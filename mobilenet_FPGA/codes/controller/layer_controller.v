==> flow/design.v <==
module layer_controller #(
    parameter MAX_LAYERS = 100,
    parameter AXI_ADDR_W = 32
)(
    input  wire clk,
    input  wire rst_n,
    input  wire start,
    input  wire layer_done,    
    output reg  layer_start,
    output reg  all_done,
    output reg [15:0] H,
    output reg [15:0] W,
    output reg [15:0] Cin,
    output reg [15:0] Cout,
    output reg [AXI_ADDR_W-1:0] weight_addr,
    output reg [AXI_ADDR_W-1:0] ifm_addr,
    output reg [AXI_ADDR_W-1:0] ofm_addr
);
    reg [15:0] layer_Cin  [0:MAX_LAYERS-1];
    reg [15:0] layer_Cout [0:MAX_LAYERS-1];
    reg [15:0] layer_H    [0:MAX_LAYERS-1];
    reg [15:0] layer_W    [0:MAX_LAYERS-1];
    reg [AXI_ADDR_W-1:0] layer_weight_addr [0:MAX_LAYERS-1];
    initial begin
        layer_Cin[0]  = 3;
        layer_Cout[0] = 16;
        layer_H[0]    = 224;
        layer_W[0]    = 224;
        layer_weight_addr[0] = 32'h0000_0000;
        layer_Cin[1]  = 16;
        layer_Cout[1] = 32;
        layer_H[1]    = 112;
        layer_W[1]    = 112;
        layer_weight_addr[1] = 32'h0001_0000;
    end
    reg [7:0] layer_idx;
    reg pingpong;
    localparam BUFFER0_ADDR = 32'h8000_0000;
    localparam BUFFER1_ADDR = 32'h8100_0000;
    localparam IDLE        = 3'd0;
    localparam LOAD_CONFIG = 3'd1;
    localparam START_LAYER = 3'd2;
    localparam WAIT_LAYER  = 3'd3;
    localparam NEXT_LAYER  = 3'd4;
    localparam DONE        = 3'd5;
    reg [2:0] state, next_state;
    always @(posedge clk or negedge rst_n) begin
        if (!rst_n)
            state <= IDLE;
        else
            state <= next_state;
    end
    always @(*) begin
        next_state = state;
        case (state)
            IDLE:
                if (start)
                    next_state = LOAD_CONFIG;
            LOAD_CONFIG:
                next_state = START_LAYER;
            START_LAYER:
                next_state = WAIT_LAYER;
            WAIT_LAYER:
                if (layer_done)
                    next_state = NEXT_LAYER;
            NEXT_LAYER:
                if (layer_idx == MAX_LAYERS-1)
                    next_state = DONE;
                else
                    next_state = LOAD_CONFIG;
            DONE:
                next_state = IDLE;
        endcase
    end
    always @(posedge clk or negedge rst_n) begin
        if (!rst_n) begin
            layer_start <= 0;
            all_done    <= 0;
            layer_idx   <= 0;
            pingpong    <= 0;
        end else begin
            layer_start <= 0;
            all_done    <= 0;
            case (state)
                IDLE: begin
                    layer_idx <= 0;
                    pingpong  <= 0;
                end
                LOAD_CONFIG: begin
                    Cin <= layer_Cin[layer_idx];
                    Cout<= layer_Cout[layer_idx];
                    H   <= layer_H[layer_idx];
                    W   <= layer_W[layer_idx];
                    weight_addr <= layer_weight_addr[layer_idx];
                    if (layer_idx == 0) begin
                        ifm_addr <= 32'h0000_0000;  
                    end else begin
                        ifm_addr <= (pingpong) ? BUFFER1_ADDR : BUFFER0_ADDR;
                    end
                    ofm_addr <= (pingpong) ? BUFFER0_ADDR : BUFFER1_ADDR;
                end
                START_LAYER: begin
                    layer_start <= 1;
                end
                WAIT_LAYER: begin
                end
                NEXT_LAYER: begin
                    layer_idx <= layer_idx + 1;
                    pingpong  <= ~pingpong;
                end
                DONE: begin
                    all_done <= 1;
                end
            endcase
        end
    end
endmodule
## From RTL to reports: layer_controller

The steps from the RTL of layer_controller to its reports follow in flow order.
Lines are those of the file above, counted from 1.
Cell names lack the library's common part.
A cell with - has no value.

| design | value |
|---|---|
| top module | layer_controller |
| clock input | clk |
| cell library | sky130hd |
| library corner | tt_025C_1v80 |

## Word-level counts

Yosys after proc, flatten, opt, wreduce and memory -nomap, before mapping. Memory bits, and registers merged into a memory's read port (data or address), are not among the register bits. Print and check cells are not counted.
Yosys's memory passes give these memory sizes; they may raise the number of words (mostly to a power of two), join words into wider ones and drop unused or constant bits.

| word-level totals | value |
|---|---|
| memory bits (read-only) | 1000 |
| latch bits | 0 |
| memories | 5 |
| word width x clocked read ports | 10 |
| RAM bits | 0 |
| flip-flop bits (word level) | 174 |

Memories:

| name | depth | width | rd ports | wr ports | RTL line | text |
|---|---|---|---|---|---|---|
| layer_Cin | 100 | 3 | 1 | 0 | 19 | `reg [15:0] layer_Cin  [0:MAX_LAYERS-1];` |
| layer_Cout | 100 | 2 | 1 | 0 | 20 | `reg [15:0] layer_Cout [0:MAX_LAYERS-1];` |
| layer_H | 100 | 2 | 1 | 0 | 21 | `reg [15:0] layer_H    [0:MAX_LAYERS-1];` |
| layer_W | 100 | 2 | 1 | 0 | 22 | `reg [15:0] layer_W    [0:MAX_LAYERS-1];` |
| layer_weight_addr | 100 | 1 | 1 | 0 | 23 | `reg [AXI_ADDR_W-1:0] layer_weight_addr [0:MAX_LAYERS-1];` |

| operators by class | value |
|---|---|
| shift-type cells | 0 |
| equal/unequal tests | 8 |
| div/mod/pow operators | 0 |
| $mul | 0 |
| bitwise gates (word level) | 1 |
| $add $sub $neg | 1 |
| reductions and logical operators | 6 |
| muxes and demuxes | 10 |
| order comparisons | 0 |

Operators with widths:

| cell | number |
|---|---|
| 2-to-1 mux 25 bit | 2 |
| case mux 3 bit (select 6 bit) | 1 |
| case mux 8 bit (select 2 bit) | 1 |
| 2-to-1 mux 3 bit | 3 |
| adder 8 x 1 -> 8 bit (second input constant) | 1 |
| equality test 8 x 7 -> 1 bit (second input constant) | 1 |
| logical NOT 8 bit | 1 |
| equality test 3 x 2 -> 1 bit (second input constant) | 2 |
| equality test 3 bit (second input constant) | 2 |
| nonzero test 6 bit | 1 |
| inequality test 2 bit (second input constant) | 2 |
| equality test 3 x 1 -> 1 bit (second input constant) | 1 |
| logical NOT 3 bit | 1 |
| AND reduction 3 bit | 1 |
| AND reduction 2 bit | 1 |
| nonzero test 2 bit | 1 |
| case mux 1 bit (select 2 bit) | 1 |
| 2-to-1 mux 1 bit | 2 |
| inverter 1 bit | 1 |

## Logic depth

Yosys ltp: most cells in a row. Word level: on the elaborated netlist, between registers, memories and ports. Mapped: between sequential cells and ports; inverters and the memories' decode and read muxes count.

| logic depth | value |
|---|---|
| depth in word-level cells | 3 |
| ABC_AREA | 0 |
| gate-level depth with buffers | 4 |
| mapped depth without buffers | 4 |

## After synthesis

Yosys stat after the flow's synthesis: flattened, memories mapped to cells. It holds for the ABC_AREA given above (unset counts as 0); a run with the other value may have another netlist.
The area totals of this step are shown rounded.

| synthesis totals | value |
|---|---|
| buffer cells | 157 |
| mapped flip-flops | 22 |
| synthesis area | 0.0021 mm² |
| standard cells after synthesis | 236 |

Cell types:

| type | number |
|---|---|
| buf_4 | 155 |
| dfrtp_1 | 16 |
| edfxtp_1 | 5 |
| ha_1 | 3 |
| dfstp_2 | 1 |
| inv_1 | 7 |
| nand2_1 | 7 |
| o21ai_0 | 5 |
| nand3_1 | 4 |
| a31oi_1 | 3 |
| and2_1 | 3 |
| a21o_1 | 2 |
| nand4_2 | 1 |
| nor4_2 | 1 |
| o22ai_1 | 2 |
| nor2_1 | 3 |
| buf_2 | 2 |
| a22o_1 | 1 |

Other cell types: 14; their cells: 15.

## Worst setup path after synthesis

Source: OpenSTA report_checks on the synthesized netlist (no wires, ideal clock, input and output delay 20% of the period each), path of least setup slack; recovery checks are left aside. Register names are those of the netlist, which keeps one name where synthesis merged equal registers.

| path post-synthesis | value |
|---|---|
| path type | register to register |
| start | register layer_idx[2] |
| end | register layer_idx[7] |
| stages on the path | 5 |
| path buffers | 1 |
| path slack | 0.140 ns |
| path delay | 1.230 ns |
| arrival time | 1.126 ns |
| period | 1.37 ns |
| synthesis period reached | 1.23 ns |

"path delay" is the arrival time less input delay plus setup time.
"stages on the path" counts driving pins, that of a launching flip-flop among them; a cell with two outputs on the path counts twice.
"synthesis period reached" = period - worst setup slack (recovery checks aside). The figure is calculated, with input and output delays left at 20% of the set period.
The rows between start and end are the longest chain of elaborated cells between them; the timing report does not say that the signal goes this way. Where chains are equally long, one stands for them.
Each line given opens the expression or statement behind the cell; cells for indexed reads and writes are added by Yosys, which also makes memories of some case tables.
At most two assigning lines are given for a register; there are more.

| on the way, post-synthesis | value |
|---|---|
| cell sequence | dfrtp_1 -> buf_2 -> nand4_2 -> or4_1 -> o311ai_1 |
| cells in the longest elaborated chain | 2 |

RTL lines, path post-synthesis:

| what | RTL line | text |
|---|---|---|
| start: declaration | 36 | `reg [7:0] layer_idx;` |
| start: assignment | 79 | `layer_idx   <= 0;` |
| start: assignment | 108 | `layer_idx <= layer_idx + 1;` |
| adder 8 x 1 -> 8 bit | 108 |  |
| case mux 8 bit (select 2 bit) | 84 | `case (state)` |
| end: assignment | 86 | `layer_idx <= 0;` |
| end: assignment | 108 |  |
| end: declaration | 36 |  |

## Path in the finished layout

From the final timing report of run A: the path of least setup slack in the routed layout; clock arrival at registers is part of the times.

| path after layout | value |
|---|---|
| path type | register to output |
| start | register (no name shown) |
| end | output port Cout[5] |
| stages on the path | 2 |
| period | 2.2 ns |
| path slack | 0.54 ns |
| arrival time | 1.22 ns |
| path buffers | 1 |

| on the way, after layout | value |
|---|---|
| cell sequence | edfxtp_1 -> clkdlybuf4s50_1 |

RTL lines, path after layout:

| what | RTL line | text |
|---|---|---|
| end: declaration | 14 | `output reg [15:0] Cout,` |

Chain of elaborated cells between the ends: none given.

# Flow runs of layer_controller

Below are 2 stored runs of the flow (Yosys, OpenROAD; platform sky130hd) on layer_controller, each with its settings and what was measured, unordered. Constraints: input delay and output delay 20% of the set period each, output load 0.01 pF.
"clock period reached" means the clock period less the worst setup slack. The figure is calculated, with input and output delays left at 20% of the set period.
"worst setup path time" is the time allowed to the run's worst setup path (the clock period less input and output delay, where it has them) less its slack. Clock arrival times count: a late capture clock shortens it, a late launch clock lengthens it.
"total design power" rests on the timing tool's default activity at the inputs, not on a simulated workload.
Measured values are rounded.
Among the settings, . means not set for that run.

| run name | period_ns | CORE_UTILIZATION | PLACE_DENSITY | CELL_PAD_IN_SITES_GLOBAL_PLACEMENT | CTS_CLUSTER_SIZE | CAP_MARGIN | CORE_MARGIN | SLEW_MARGIN | SETUP_SLACK_MARGIN | total die area (mm²) | final setup TNS (ns) | smallest setup slack (ns) | standard-cell area after layout (mm²) | utilization after layout (%) | worst hold slack in the final report (ns) | total design power (mW) | clock period reached (ns) | worst setup path time (ns) | worst path kind | post-synthesis cell area (mm²) |
|---|---|---|---|---|---|---|---|---|---|---|---|---|---|---|---|---|---|---|---|---|
| run A | 2.2 | 30 | 0.53 | 0 | 78 | 25 | 2 | 20 | . | 0.00767 | 0.000 | 0.542 | 0.00184 | 27.1 | 0.375 | 0.870 | 1.658 | 1.22 | register to output | 0.0021 |
| run B | 1.51 | 40 | . | . | . | 20 | 2 | 20 | 0.28 | 0.00583 | 0.000 | 0.153 | 0.00209 | 41.1 | 0.362 | 1.33 | 1.357 | 1.06 | register to output | 0.0021 |
