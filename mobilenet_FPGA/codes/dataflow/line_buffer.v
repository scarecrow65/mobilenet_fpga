==> flow/design.v <==
`timescale 1ns / 1ps
module line_buffer #(
    parameter DATA_WIDTH = 16,
    parameter IMG_WIDTH  = 64
)(
    input  wire                     clk,
    input  wire                     rst_n,
    input  wire [DATA_WIDTH-1:0]    pixel_in,
    input  wire                     valid_in,
    output reg  [DATA_WIDTH-1:0]    row0,   
    output reg  [DATA_WIDTH-1:0]    row1,   
    output reg  [DATA_WIDTH-1:0]    row2,   
    output reg                      valid_out
);
    (* ram_style = "block" *)
    reg [DATA_WIDTH-1:0] linebuf1 [0:IMG_WIDTH-1];
    (* ram_style = "block" *)
    reg [DATA_WIDTH-1:0] linebuf2 [0:IMG_WIDTH-1];
    reg [$clog2(IMG_WIDTH)-1:0] col;
    reg [1:0] row_cnt;
    always @(posedge clk or negedge rst_n) begin
        if (!rst_n) begin
            col       <= 0;
            row_cnt   <= 0;
            valid_out <= 0;
            row0 <= 0;
            row1 <= 0;
            row2 <= 0;
        end
        else if (valid_in) begin
            row0 <= linebuf2[col];
            row1 <= linebuf1[col];
            row2 <= pixel_in;
            linebuf2[col] <= linebuf1[col];
            linebuf1[col] <= pixel_in;
            if (col == IMG_WIDTH-1) begin
                col <= 0;
                if (row_cnt < 2)
                    row_cnt <= row_cnt + 1;
            end
            else begin
                col <= col + 1;
            end
            if (row_cnt >= 2)
                valid_out <= 1;
            else
                valid_out <= 0;
        end
    end
endmodule
Tool chain data of line_buffer
The steps from the RTL of line_buffer to its reports follow in flow order. Line numbers count from 1 in the design file above. Cell names lack the library's common part. A cell with - has no value.

Design top: line_buffer. Clock port: clk. Library: sky130hd. Timing corner: tt_025C_1v80.

Word level
Counts by Yosys on the flattened word-level netlist (proc, flatten, opt, wreduce). Print and check cells are left out. Cells with the same type and inputs are merged into one.

Under equality and inequality tests stands 63. Add/subtract/negate cells: 2. Under order comparisons stands 2. Multiplexer cells: 5. Reduce/logical cells: 66.

Operators by type and width (count): parallel mux 16 bit (select 64 bit) (2); parallel mux 16 bit (select 63 bit) (1); AND reduction 3 bit (65); equality test 6 bit with constant B (32); equality test 6 x 5 -> 1 bit with constant B (16); equality test 6 x 4 -> 1 bit with constant B (8); equality test 6 x 3 -> 1 bit with constant B (4); equality test 6 x 2 -> 1 bit with constant B (2); adder 6 x 1 -> 6 bit with constant B (1); equality test 6 x 1 -> 1 bit with constant B (1); logical NOT 6 bit (1); 2-to-1 mux 6 bit (1); adder 2 x 1 -> 2 bit with constant B (1); greater-or-equal comparator 2 bit with constant B (1); less-than comparator 2 bit with constant B (1); 2-to-1 mux 1 bit (1).

Output and inout bits: 49. Flip-flop bits (word level): 2105.

Longest topological paths
Yosys ltp: most cells in a row. Word level: on the elaborated netlist, between registers, memories and ports. Mapped: between sequential cells and ports; inverters and the memories' decode and read muxes count.

Under depth in word-level cells stands 2. Under ABC_AREA stands 0. The figure for gate-level depth with buffers is 15.

After synthesis
Source: synth_stat.txt of the flow (Yosys; design flattened, memories mapped). It holds for the ABC_AREA given above (unset counts as 0); a run with the other value may have another netlist.

Cells by type (count): edfxtp_1 (2048); a22oi_1 (525); dfrtp_1 (57); nand3_1 (277); and3_1 (188); nand4_1 (150); clkbuf_1 (228); a22o_1 (91); a2111oi_0 (60); a221oi_1 (60); mux2_2 (43); nor2_1 (127); mux2i_1 (46); nand2_1 (96); nor3_1 (71); nor4_1 (49); o21ai_0 (35); a222oi_1 (17).

Not listed: further types 51, cells in them 316.

The entry for buffer cells reads 293. Area of sequential cells: 62925.4 um^2. For mapped cells the number is 4484. For mapped flip-flops the number is 2105. For synthesis area the number is 78192.5 um^2.

Path before layout
Path of least setup slack by OpenSTA after synthesis, without wires, with an ideal clock, recovery checks aside; 20% of the period is set as input and as output delay. Where synthesis merged equal registers, the netlist keeps one of their names.

Path type: register -> register. From: register col[0]. To: register linebuf2[0][11]. The figure for path delay is 5498 ps. The figure for required time is 9451 ps. For arrival the number is 4949 ps. Under path slack stands 4502 ps. The figure for period is 10000 ps. The entry for stages reads 15. The entry for time at the first pin reads 0 ps. The figure for setup time is 549 ps. Under synthesis period reached stands 5498 ps.

"path delay" is the arrival time less input delay plus setup time. "stages": output pins that drive a net of the path, with the launching flip-flop's if there is one; two outputs of one cell count as two. "synthesis period reached" = period - worst setup slack (recovery checks aside). The figure is calculated, with input and output delays left at 20% of the set period. Between the ends stands the longest chain of elaborated cells between them, by number of cells; it is not shown to be the way that was timed. Of several equally long chains one is given. A line is the first line of the expression or statement that the cell stems from. Yosys adds cells for indexed reads and writes and turns some case tables into memories. At most two assigning lines are given for a register; there are more. Ways into the end's enable are left out, as the timed path ends at the data pin.

Cells stage by stage: dfrtp_1 > inv_1 > ha_1 > buf_6 > or3b_1 > buf_4 > o22ai_1 > or4_1 > or4_1 > or4_1 > buf_2 > buf_6 > clkbuf_1 > buf_2 > a21oi_1. For cells in the longest elaborated chain the number is 2. Elaborated cells on any way between the ends: 64. Those cells by class: 63 x eq/ne; 1 x mux.

RTL lines, path post-synthesis: start: declaration (RTL line 19) `reg [$clog2(IMG_WIDTH)-1:0] col;`; start: assignment (RTL line 23) `col       <= 0;`; start: assignment (RTL line 42) `col <= col + 1;`; equality test 6 bit (RTL line 34) `linebuf2[col] <= linebuf1[col];`; parallel mux 16 bit (select 63 bit) (RTL line 34); end: assignment (RTL line 34); end: declaration (RTL line 18) `reg [DATA_WIDTH-1:0] linebuf2 [0:IMG_WIDTH-1];`.

Timing after layout
Path of least setup slack in the final report of run 1 (OpenROAD, finished layout, wires in). Where an end is a register, its clock arrival counts in the times. The report prints the path's times to 10 ps; the period is as set.

Path type: register -> register. From: register col[0]. To: register linebuf2[43][5]. The entry for stages reads 12. The figure for setup time is 150 ps. The figure for required time is 9920 ps. The figure for period is 9270 ps. Under path slack stands 3260 ps. For arrival the number is 6670 ps. The entry for time at the first pin reads 820 ps.

Between the ends stands the longest chain of elaborated cells between them, by number of cells; it is not shown to be the way that was timed. Of several equally long chains one is given. At most two assigning lines are given for a register; there are more. Ways into the end's enable are left out, as the timed path ends at the data pin.

Cells stage by stage: dfrtp_1 > inv_1 > ha_1 > or3b_1 > o22ai_1 > or4_1 > or4_1 > or4_2 > buf_4 > and4_1 > nor2_4 > buf_16. For cells in the longest elaborated chain the number is 2. Elaborated cells on any way between the ends: 64. Those cells by class: 63 x eq/ne; 1 x mux.

RTL lines, path after layout: start: declaration (RTL line 19) `reg [$clog2(IMG_WIDTH)-1:0] col;`; start: assignment (RTL line 23) `col       <= 0;`; start: assignment (RTL line 42) `col <= col + 1;`; equality test 6 bit (RTL line 34) `linebuf2[col] <= linebuf1[col];`; parallel mux 16 bit (select 63 bit) (RTL line 34); end: assignment (RTL line 34); end: declaration (RTL line 18) `reg [DATA_WIDTH-1:0] linebuf2 [0:IMG_WIDTH-1];`.

Memo
Re: implementation data of line_buffer

Record of 2 stored runs of the RTL-to-layout flow on line_buffer, platform sky130hd. The runs are unordered. Constraints: input delay and output delay 20% of the set period each, output load 0.01 pF. "achieved clock period" = clock period - worst setup slack. The figure is calculated, with input and output delays left at 20% of the set period. "critical path time": the worst setup path's part of the clock period (all of it between registers, 20% less for each end at a port) less its slack. A launch clock that arrives late makes it longer, a capture clock that arrives late makes it shorter. "power" is the tool's figure for a default switching activity; nothing was simulated. "critical path time" is given in steps of 10 ps.

Run 1 has these settings: period_ns 9.27; CORE_UTILIZATION 62; SETUP_SLACK_MARGIN 0.63; CORE_ASPECT_RATIO 0.65; CORE_MARGIN 9; CELL_PAD_IN_SITES_GLOBAL_PLACEMENT 1; GPL_ROUTABILITY_DRIVEN 0; CTS_CLUSTER_SIZE 45; CAP_MARGIN 15; SLEW_MARGIN 20. The area of the synthesized netlist comes to 78192.5 um^2. The measured die outline area is 139524.0 um^2. For the standard-cell area after layout the run shows 88502.4 um^2. The utilization in the final report comes to 71.1%. The setup slack of the critical path reads 3256 ps. The sum of negative setup slack reads 0 ps. For the lowest hold slack the run shows 508 ps. For the power the run shows 0.027492 W. The achieved clock period stands at 6014 ps. The critical path time is 6010 ps. Type of the worst setup path: register -> register.

Run 2 has these settings: period_ns 8.3; CORE_UTILIZATION 51; SETUP_SLACK_MARGIN 0.47; PLACE_DENSITY_LB_ADDON 0.25; CORE_MARGIN 3; CELL_PAD_IN_SITES_GLOBAL_PLACEMENT 1; ABC_AREA 1; GPL_TIMING_DRIVEN 1; CTS_CLUSTER_DIAMETER 387; MAX_ROUTING_LAYER met4; CAP_MARGIN 20; SLEW_MARGIN 20. The area of the synthesized netlist comes to 82713.1 um^2. The measured die outline area is 167052.0 um^2. For the standard-cell area after layout the run shows 93855.0 um^2. The utilization in the final report comes to 58.3%. The setup slack of the critical path reads 2741 ps. The sum of negative setup slack reads 0 ps. For the lowest hold slack the run shows 478 ps. For the power the run shows 0.034944 W. The achieved clock period stands at 5559 ps. The critical path time is 5560 ps. Type of the worst setup path: register -> register.
